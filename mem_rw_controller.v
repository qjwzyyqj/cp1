==> flow/design.v <==
module mem_rw_controller(
i_clk,
i_reset,
i_wr_req,
i_wr_data,
i_wr_valid,
o_wr_done,
i_rd_req,
o_rd_data,
o_rd_valid,
i_rd_done,
i_addr,
o_ack,
i_num_b
);
input 		i_clk;
input 		i_reset;
input 		i_wr_req;
input 	[7:0]	i_wr_data;
input 		i_wr_valid;
output 		o_wr_done;
input 		i_rd_req;
output 	[7:0]	o_rd_data;
output 		o_rd_valid;
input 		i_rd_done;
input	[5:0]	i_addr;
output		o_ack;
input 	[3:0]	i_num_b;
parameter	ST_IDLE = 3'd0;
parameter	ST_WRST = 3'd1;
parameter	ST_WRCT = 3'd2;
parameter	ST_RDST = 3'd3;
parameter	ST_RDCT = 3'd4;
reg	[3:0]	r_num_b;
reg	[3:0]	r_rw_b;
reg	[1:0]	r_rd_ptr;
reg	[1:0]	r_wr_ptr;
reg	[2:0]	r_state;
reg	[2:0]	w_nxt_state;
reg	[7:0]	mem	[5:0];
wire		w_st_idle = r_state == ST_IDLE;
wire		w_st_wrst = r_state == ST_WRST;
wire		w_st_wrct = r_state == ST_WRCT;
wire		w_st_rdst = r_state == ST_RDST;
wire		w_st_rdct = r_state == ST_RDCT;
wire		w_rw_comp = (r_rw_b == r_num_b - 1) & (w_st_wrct | w_st_rdct);
always@(*) begin
	if(~i_reset)
		w_nxt_state = ST_IDLE;
	else if(w_st_idle)
		if(i_wr_req)
			w_nxt_state = ST_WRST;
		else if(i_rd_req)
			w_nxt_state = ST_RDST;
	      	else
			w_nxt_state = ST_IDLE;	
	else if(w_st_wrst)
		if(i_wr_valid)
			w_nxt_state = ST_WRCT;
		else
			w_nxt_state = ST_WRST;
	else if(w_st_wrct)
		if(~w_rw_comp)
			w_nxt_state = ST_WRCT;
		else if(i_wr_req)
			w_nxt_state = ST_WRST;
		else if(i_rd_req)
			w_nxt_state = ST_RDST;
		else
			w_nxt_state = ST_IDLE;
	else if(w_st_rdst)
		w_nxt_state = ST_RDCT;
	else if(w_st_rdct)
		if(~w_rw_comp)
			w_nxt_state = ST_RDCT;
		else if(i_wr_req)
			w_nxt_state = ST_WRST;
		else if(i_rd_req)
			w_nxt_state = ST_RDST;
		else
			w_nxt_state = ST_IDLE;
	else
		w_nxt_state = ST_IDLE;	
end
wire		w_rd_step = o_rd_valid & i_rd_done & ~(r_rw_b == r_num_b);
wire		w_wr_step = i_wr_valid & o_wr_done & ~(r_rw_b == r_num_b);
always@(posedge i_clk or negedge i_reset) begin
	if(~i_reset)
		r_rw_b <= 4'b0;
	else if(w_rd_step | w_wr_step)
		r_rw_b <= r_rw_b + 1;
	else if(w_st_rdct | w_st_wrct)
		r_rw_b <= r_rw_b;
	else
		r_rw_b <= 4'b0;
end
always@(posedge i_clk or negedge i_reset) begin
	if(~i_reset)
		r_num_b <= 4'b0;
	else if(w_st_rdst | w_st_wrst)
		r_num_b <= i_num_b;
	else
		r_num_b <= r_num_b;
end
always@(posedge i_clk) begin
	r_state <= w_nxt_state;
end
always@(posedge i_clk) begin
	if(i_wr_valid & w_st_wrct & ~w_rw_comp)
		mem[i_addr] <= i_wr_data;
end	
assign o_rd_data = mem[i_addr];
reg		o_rd_valid;
always@(posedge i_clk or negedge i_reset) begin
	if(~i_reset)
		o_rd_valid <= 1'd0;
	else if(w_st_rdct)
		o_rd_valid <= 1'd1;
	else
		o_rd_valid <= 1'd0;
end
reg		o_wr_done;
always@(posedge i_clk or negedge i_reset) begin
	if(~i_reset)
		o_wr_done <= 1'd0;
	else if(i_wr_valid & (w_st_wrct) & ~w_rw_comp)
		o_wr_done <= 1'd1;
	else
		o_wr_done <= 1'd0;
end
reg		o_ack;
always@(posedge i_clk or negedge i_reset) begin
	if(~i_reset)
		o_ack <= 1'd0;
	else if(w_st_wrst | w_st_rdst)
		o_ack <= 1'd1;
	else
		o_ack <= 1'd0;
end
endmodule
== Step by step through the tools: mem_rw_controller ==
The steps from the RTL of mem_rw_controller to its reports follow in flow order.
Lines are those of the file above, counted from 1.
Operators: Yosys type, input widths -> output width; for muxes data width and select width s.
Library cell names are shortened.
The mark - stands for no value.
Inputs
  top: mem_rw_controller
  clock input: i_clk
  cell library: sky130hd
  timing corner: tt_025C_1v80

== Word level ==
Counts by Yosys on the flattened word-level netlist (proc, flatten, opt, wreduce; memories kept). Register bits leave out memories and registers merged into their read ports (data or address). Print and check cells are left out. Cells with the same type and inputs are merged into one.
Yosys's memory passes give these memory sizes; they may raise the number of words (mostly to a power of two), join words into wider ones and drop unused or constant bits.
Operators by class
  add/sub/neg operators: 2
  $mul: 0
  div/mod/pow operators: 0
  magnitude comparators: 0
  equal/unequal tests: 7
  shift operators: 0
  multiplexer cells: 17
  bitwise logic cells: 12
  reductions and logical operators: 1
Operators with widths (number)
  $eq 4x32->1: 1
  $mux 3: 8
  $mux 8: 1
  $mux 4: 2
  $and 1x1->1: 7
  $eq 3x2->1 const B: 2
  $mux 2: 3
  $sub 4x1->5 const B: 1
  $add 4x1->4 const B: 1
  $eq 4x4->1: 1
  $or 1x1->1: 3
  $eq 3x1->1 const B: 1
  $eq 3x3->1 const B: 1
  $logic_not 3->1: 1
  $mux 1: 3
  $not 1->1: 2
  $ne 2x2->1 const B: 1
Storage and ports
  bits in registers: 14
  bits in latches: 0
  bits in writable memories: 48
  bits in read-only memories: 0
  word width x clocked read ports: 0
  memory cells: 1
  output and inout bits: 11
  cells after elaboration: 46
Memories
  mem: depth 6, width 8, read ports 1, write ports 1, line 40  | reg [7:0] mem [5:0];

== Depth ==
Longest topological path by Yosys (ltp), each cell counted once; first at word level (registers and memories cut), then after technology mapping (sequential cells cut; the memories' decode and read muxes count).
Depth
  depth after elaboration: 9
  ABC_AREA: 0
  mapped depth: 6

== After synthesis ==
Yosys stat after the flow's synthesis: flattened, memories mapped to cells. It holds for the ABC_AREA given above (unset counts as 0); a run with the other value may have another netlist.
Mapped netlist
  standard cells after synthesis: 192
  chip area (Yosys): 2671.3 um^2
  area of sequential cells: 1816.7 um^2
  flip-flops: 64
  buffer cells: 7
Cell types (number)
  edfxtp_1: 48
  dfrtp_1: 11
  dfxtp_1: 5
  mux2i_1: 8
  xor2_2: 4
  o221ai_1: 7
  nand2_1: 15
  nor2_1: 14
  a22oi_1: 6
  nor3_1: 8
  a21oi_1: 7
  nand3b_1: 4
  o41ai_4: 1
  inv_1: 7
  xor2_1: 3
  ha_1: 2
  o21ai_0: 5
  mux2_2: 2
Other cell types: 22; their cells: 35.

== Worst setup path after synthesis ==
OpenSTA on the mapped netlist: ideal clock, no wires. The path of least setup slack (recovery checks aside). Input and output delay are each 20% of the period. Register names are those of the netlist, which keeps one name where synthesis merged equal registers.
Path after synthesis
  path kind: flip-flop to flip-flop
  from: register r_num_b[0]
  to: memory mem[5][0]
  period: 2.99 ns
  time at the first pin: 0.000 ns
  data arrival time: 2.113 ns
  path slack: 0.494 ns
  path delay: 2.496 ns
  driving pins on the path: 7
  synthesis period reached: 2.496 ns
"path delay" is the arrival time less input delay plus setup time.
"driving pins on the path" counts driving pins, that of a launching flip-flop among them; a cell with two outputs on the path counts twice.
"synthesis period reached" = period - worst setup slack (recovery checks aside). The figure is calculated, with input and output delays left at 20% of the set period.
Between the ends stands the longest chain of elaborated cells between them, by number of cells; it is not shown to be the way that was timed. Of several equally long chains one is given.
A line is the first line of the expression or statement that the cell stems from. Yosys adds cells for indexed reads and writes and turns some case tables into memories.
A register here has more assigning lines than the two given.
The path ends at the enable pin of a flip-flop; only ways to that pin are counted.
On the way, after synthesis
  cell sequence: dfrtp_1 inv_1 ha_1 or3b_2 o2111ai_1 nor3_2 nor3_1
  cells in the longest elaborated chain: 6
  elaborated cells on any way between the ends: 7
  those cells by class: 1 x add/sub; 1 x eq/ne; 2 x mux; 3 x logic
RTL lines, path after synthesis
  from (decl): line 34  | reg [3:0] r_num_b;
  from (assign): line 101  | r_num_b <= i_num_b;
  from (assign): line 103  | r_num_b <= r_num_b;
  $sub 4x1->5: line 46  | wire w_rw_comp = (r_rw_b == r_num_b - 1) & (w_st_wrct | w_st_rdct);
  $eq 4x32->1: line 46
  $and 1x1->1: line 46
  $not 1->1: line 109  | if(i_wr_valid & w_st_wrct & ~w_rw_comp)
  $and 1x1->1: line 109
  $mux 3: line 109
  to (decl): line 40  | reg [7:0] mem [5:0];

== Worst path after layout ==
Path of least setup slack in the final report of run A (OpenROAD, finished layout, wires in). Where an end is a register, its clock arrival counts in the times.
Path after layout
  path kind: flip-flop to flip-flop
  from: register r_num_b[0]
  to: memory mem[0][0]
  period: 2.1 ns
  time at the first pin: 0.33 ns
  data arrival time: 2.10 ns
  path slack: 0.04 ns
  driving pins on the path: 9
Between the ends stands the longest chain of elaborated cells between them, by number of cells; it is not shown to be the way that was timed. Of several equally long chains one is given.
A register here has more assigning lines than the two given.
The path ends at the enable pin of a flip-flop; only ways to that pin are counted.
On the way, after layout
  cell sequence: dfrtp_2 inv_2 ha_4 or3b_4 o2111ai_4 nor3_4 buf_12 nor3_4 buf_6
  cells in the longest elaborated chain: 6
  elaborated cells on any way between the ends: 7
  those cells by class: 1 x add/sub; 1 x eq/ne; 2 x mux; 3 x logic
RTL lines, path after layout
  from (decl): line 34  | reg [3:0] r_num_b;
  from (assign): line 101  | r_num_b <= i_num_b;
  from (assign): line 103  | r_num_b <= r_num_b;
  $sub 4x1->5: line 46  | wire w_rw_comp = (r_rw_b == r_num_b - 1) & (w_st_wrct | w_st_rdct);
  $eq 4x32->1: line 46
  $and 1x1->1: line 46
  $not 1->1: line 109  | if(i_wr_valid & w_st_wrct & ~w_rw_comp)
  $and 1x1->1: line 109
  $mux 3: line 109
  to (decl): line 40  | reg [7:0] mem [5:0];

Memo
Re: implementation data of mem_rw_controller

Design mem_rw_controller on sky130hd. What follows are 2 stored runs of the flow, each under its own settings; their order means nothing. The constraints put input and output delay at 20% of the set period each and load the outputs with 0.01 pF.
By "achieved clock period (ns)" is meant the clock period of the run minus its worst setup slack. This is arithmetic on one report: input and output delays are still those of the set period (20% each).
"worst setup path time (ns)" means the part of the period allowed to the worst setup path (the constraints hold back 20% at inputs and 20% at outputs) less its slack; where the path has registers, the arrival times of their clocks count too.
"finish__power__total" is the tool's figure for a default switching activity; nothing was simulated.

settings of run A
{
  "period_ns": 2.1,
  "CORE_UTILIZATION": 15,
  "SETUP_SLACK_MARGIN": 0.22,
  "PLACE_DENSITY": 0.88,
  "CORE_MARGIN": 7,
  "CELL_PAD_IN_SITES_DETAIL_PLACEMENT": 2,
  "TNS_END_PERCENT": 30,
  "GPL_TIMING_DRIVEN": 0,
  "MIN_ROUTING_LAYER": "met1",
  "MAX_ROUTING_LAYER": "met5",
  "CAP_MARGIN": 20,
  "SLEW_MARGIN": 20
}
report of run A
yosys chip area after synthesis (um^2): 2671.3
finish__design__die__area: 21741.5
finish__design__instance__area__stdcell: 4078.9
finish__timing__setup__ws: 0.036
finish__timing__setup__tns: 0.000
finish__power__total: 3.621e-03
achieved clock period (ns): 2.064
worst setup path time (ns): 2.06
worst setup path kind: flip-flop to flip-flop

settings of run B
{
  "period_ns": 2.8,
  "CORE_UTILIZATION": 15,
  "SETUP_SLACK_MARGIN": 0.71,
  "PLACE_DENSITY_LB_ADDON": 0.03,
  "CORE_ASPECT_RATIO": 1.38,
  "TNS_END_PERCENT": 20,
  "CAP_MARGIN": 15,
  "MIN_ROUTING_LAYER": "met2",
  "CORE_MARGIN": 2,
  "SLEW_MARGIN": 20
}
report of run B
yosys chip area after synthesis (um^2): 2671.3
finish__design__die__area: 18906.0
finish__design__instance__area__stdcell: 4076.4
finish__timing__setup__ws: 0.664
finish__timing__setup__tns: 0.000
finish__power__total: 2.463e-03
achieved clock period (ns): 2.136
worst setup path time (ns): 1.02
worst setup path kind: input port to output port
